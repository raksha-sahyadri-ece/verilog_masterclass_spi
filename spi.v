==> flow/design.v <==
module spi (
    input clk,                    
    input reset,                  
    input [7:0] data_in,          
    input load_data,              
    output reg done_send,         
    output spi_clk,               
    output reg spi_data           
);
    reg [2:0] counter;
    reg clock_10;
    reg CE;
    assign spi_clk = CE ? clock_10 : 1'b0;
    reg [1:0] state;
    parameter IDLE = 2'd0, SEND = 2'd1;
    reg [7:0] shiftReg;
    reg [2:0] bitCount;
    always @(posedge clk) begin
        if (reset) begin
            counter <= 0;
            clock_10 <= 0;
        end else begin
            if (counter < 4)
                counter <= counter + 1;
            else begin
                counter <= 0;
                clock_10 <= ~clock_10;
            end
        end
    end
    always @(posedge clk) begin
        if (reset) begin
            state <= IDLE;
            done_send <= 0;
            spi_data <= 1;
            CE <= 0;
            bitCount <= 0;
        end else begin
            case (state)
                IDLE: begin
                    done_send <= 0;
                    CE <= 0;
                    if (load_data) begin
                        shiftReg <= data_in;
                        bitCount <= 0;
                        state <= SEND;
                    end
                end
                SEND: begin
                    CE <= 1;
                    if (clock_10) begin
                        spi_data <= shiftReg[7];
                        shiftReg <= {shiftReg[6:0], 1'b0};
                        if (bitCount < 7)
                            bitCount <= bitCount + 1;
                        else begin
                            CE <= 0;
                            done_send <= 1;
                            state <= IDLE;
                        end
                    end
                end
            endcase
        end
    end
endmodule
==> Reports on spi <==
The steps from the RTL of spi to its reports follow in flow order.
Line numbers count from 1 in the design file above.
Cell names lack the library's common part.
{ "setup": {"top": "spi", "clock_port": "clk", "cell_library": "sky130hd", "pvt_corner": "tt_025C_1v80"} }

==> Word-level counts <==
Source: Yosys, flattened and elaborated, memories not mapped. Widths are those after wreduce. Registers that Yosys merges into a memory's read port (data or address) are not register bits. Print and check cells do not count. Equal cells are merged and count once.
{ "word_totals": {"in_bits": 11, "out_inout_bits": 3, "regBits": 20} }
{ "classes": {"n_mux": 18, "n_reduce_logical": 8, "eq_ne": 5, "compare": 2, "n_logic": 3, "add_sub_neg": 2} }
{ "ops": {"columns": ["operator", "count"], "rows": [
  ["case mux 8 bit (select 2 bit)", 1],
  ["two-way mux 8 bit", 2],
  ["AND reduction 4 bit", 3],
  ["two-way mux 3 bit", 3],
  ["!= test 2 bit with constant B", 4],
  ["adder 3 x 1 -> 3 bit with constant B", 2],
  ["less-than comparator 3 bit with constant B", 2],
  ["case mux 3 bit (select 2 bit)", 1],
  ["two-way mux 2 bit", 3],
  ["two-way mux 1 bit", 5],
  ["case mux 2 bit (select 2 bit)", 1],
  ["case mux 1 bit (select 2 bit)", 2],
  ["inverter 1 bit", 3],
  ["AND reduction 3 bit", 1],
  ["equality test 2 x 1 -> 1 bit with constant B", 1],
  ["zero test 2 bit", 1],
  ["AND reduction 2 bit", 1],
  ["nonzero test 2 bit", 1],
  ["OR reduction 2 bit", 1]
]} }

==> Depth <==
Yosys ltp: most cells in a row. Word level: on the elaborated netlist, between registers, memories and ports. Mapped: between sequential cells and ports; inverters and the memories' decode and read muxes count.
{ "depth": {"depth_word": 4, "ABC_AREA": 0, "ltp_mapped": 4, "mapped_depth_nobuf": 4} }

==> Netlist <==
Source: synth_stat.txt of the flow (Yosys; design flattened, memories mapped). It holds for the ABC_AREA given above (unset counts as 0); a run with the other value may have another netlist.
Totals and module areas in this step are rounded.
{ "by_type": {"columns": ["cell_type", "count", "type_area_um2"], "rows": [
  ["dfxtp_1", 12, 240.23],
  ["edfxtp_1", 8, 240.23],
  ["mux2_1", 7, 78.826],
  ["ha_1", 2, 25.024],
  ["a21oi_1", 4, 20.019],
  ["nand2_1", 5, 18.768],
  ["nor3b_1", 2, 15.014],
  ["o21ai_0", 3, 15.014],
  ["a31oi_1", 2, 12.512],
  ["nor2b_1", 2, 12.512],
  ["and3_4", 1, 11.261],
  ["buf_6", 1, 11.261],
  ["mux2_2", 1, 11.261],
  ["a311o_1", 1, 10.01],
  ["mux2i_1", 1, 10.01],
  ["nand3_1", 2, 10.01],
  ["nor3_1", 2, 10.01],
  ["a311oi_1", 1, 8.758]
]} }
Not listed: further types 14, cells in them 16.
{ "mapped": {"seq_area_um2": 480.5, "stdcells": 73, "ff_cells": 20, "buffers": 4, "synth_area_um2": 859.6} }

==> Worst setup path after synthesis <==
Path of least setup slack by OpenSTA after synthesis, without wires, with an ideal clock, recovery checks aside; 20% of the period is set as input and as output delay. Where synthesis merged equal registers, the netlist keeps one of their names.
{ "synth_path": {"path_type": "register -> register", "startpoint": "register clock_10", "endpoint": "register shiftReg[0]", "delay_ns": 1.513, "t_arrival_ns": 1.130, "n_path_buf": 1, "path_slack_ns": 0.637, "stages": 4, "tclk_ns": 2.15, "required_time_ns": 1.767, "period_less_setup_slack_ns": 1.513} }
"delay_ns" is the arrival time less input delay plus setup time.
"stages": output pins that drive a net of the path, with the launching flip-flop's if there is one; two outputs of one cell count as two.
"period_less_setup_slack_ns" = period - worst setup slack (recovery checks aside). The figure is calculated, with input and output delays left at 20% of the set period.
The rows between start and end are the longest chain of elaborated cells between them; the timing report does not say that the signal goes this way. Where chains are equally long, one stands for them.
A line is the first line of the expression or statement that the cell stems from. Yosys adds cells for indexed reads and writes and turns some case tables into memories.
The path ends at the enable pin of a flip-flop; only ways to that pin are counted.
{ "synth_between": {"cell_sequence": "dfxtp_1 -> buf_4 -> mux2i_1 -> nor3_1", "elab_chain_cells": 2, "cells_between": 2, "cone_lines": 0} }
{ "synth_rtl": {"columns": ["element", "line_no", "rtl"], "rows": [
  ["start: declaration", 11, "reg clock_10;"],
  ["start: assignment", 21, "clock_10 <= 0;"],
  ["start: assignment", 27, "clock_10 <= ~clock_10;"],
  ["!= test 2 bit", null, null],
  ["AND reduction 4 bit", null, null],
  ["end: assignment", 44, "shiftReg <= data_in;"],
  ["end: assignment", 53, "shiftReg <= {shiftReg[6:0], 1'b0};"],
  ["end: declaration", 16, "reg [7:0] shiftReg;"]
]} }

==> Path in the finished layout <==
Path of least setup slack in the final report of flow run B (OpenROAD, finished layout, wires in). Where an end is a register, its clock arrival counts in the times.
{ "layout_path": {"path_type": "register -> output", "startpoint": "register spi_data", "endpoint": "output spi_data", "required_time_ns": 1.33, "n_path_buf": 1, "t_arrival_ns": 1.18, "tclk_ns": 1.66, "output_delay_ns": 0.33, "stages": 2, "path_slack_ns": 0.14} }
{ "layout_between": {"cell_sequence": "dfxtp_1 -> clkdlybuf4s50_1", "elab_chain_cells": 0, "cells_between": 0, "cone_lines": 0} }
{ "layout_rtl": {"columns": ["element", "line_no", "rtl"], "rows": [
  ["start: declaration", 8, "output reg spi_data"],
  ["start: assignment", 35, "spi_data <= 1;"],
  ["start: assignment", 52, "spi_data <= shiftReg[7];"],
  ["end: declaration", 8, null]
]} }

Hand-over note for spi

Flow measurements of spi on sky130hd: 2 stored runs with different settings, listed in no order. Input and output delays are each 20% of the period that was set; the output load is 0.01 pF.
"period_reached_ns" means the clock period less the worst setup slack. The figure is calculated, with input and output delays left at 20% of the set period.
"total_power_mw" rests on the timing tool's default activity at the inputs, not on a simulated workload.
Measured values are rounded.

Flow run A
==> flow/run.sh <==
#!/bin/bash
# the make line also repeats the synthesis and layout settings of config.mk as NAME=value (left out here)
make -C /OpenROAD-flow-scripts/flow DESIGN_CONFIG=/design/flow/config.mk WORK_HOME=/design/flow/orfs CLKGATE_MAP_FILE= finish
==> flow/config.mk <==
export PLATFORM = sky130hd
export DESIGN_NAME = spi
export DESIGN_NICKNAME = spi
export VERILOG_FILES = /design/flow/design.v
export SDC_FILE = /design/flow/constraint.sdc
export NUM_CORES = 4
export LEC_CHECK = 0
export CAP_MARGIN = 20
export CELL_PAD_IN_SITES_GLOBAL_PLACEMENT = 1
export CORE_MARGIN = 2
export CORE_UTILIZATION = 62
export GPL_TIMING_DRIVEN = 0
export SETUP_SLACK_MARGIN = 0.02
export SLEW_MARGIN = 30
==> flow/constraint.sdc <==
create_clock -name core_clock -period 1.14 [get_ports {clk}]
set_input_delay 0.2280 -clock core_clock [delete_from_list [all_inputs] [get_ports {clk}]]
set_output_delay 0.2280 -clock core_clock [all_outputs]
set_load 0.01 [all_outputs]

==> results of flow run A, as JSON <==
{
  "outcome": "stopped before the end: placement reported GPL-0301"
}

Flow run B
==> flow/run.sh <==
#!/bin/bash
# the make line also repeats the synthesis and layout settings of config.mk as NAME=value (left out here)
make -C /OpenROAD-flow-scripts/flow DESIGN_CONFIG=/design/flow/config.mk WORK_HOME=/design/flow/orfs CLKGATE_MAP_FILE= finish
==> flow/config.mk <==
export PLATFORM = sky130hd
export DESIGN_NAME = spi
export DESIGN_NICKNAME = spi
export VERILOG_FILES = /design/flow/design.v
export SDC_FILE = /design/flow/constraint.sdc
export NUM_CORES = 4
export LEC_CHECK = 0
export CAP_MARGIN = 20
export CORE_MARGIN = 2
export CORE_UTILIZATION = 63
export SLEW_MARGIN = 20
==> flow/constraint.sdc <==
create_clock -name core_clock -period 1.66 [get_ports {clk}]
set_input_delay 0.3320 -clock core_clock [delete_from_list [all_inputs] [get_ports {clk}]]
set_output_delay 0.3320 -clock core_clock [all_outputs]
set_load 0.01 [all_outputs]

==> results of flow run B, as JSON <==
{
  "period_reached_ns": 1.517,
  "ws_hold_ns": 0.452,
  "ws_setup_ns": 0.143,
  "final_die_area_um2": 1676,
  "total_power_mw": 0.9375,
  "synth_chip_area_um2": 859.6,
  "post_route_stdcell_area_um2": 1061
}

End of note.
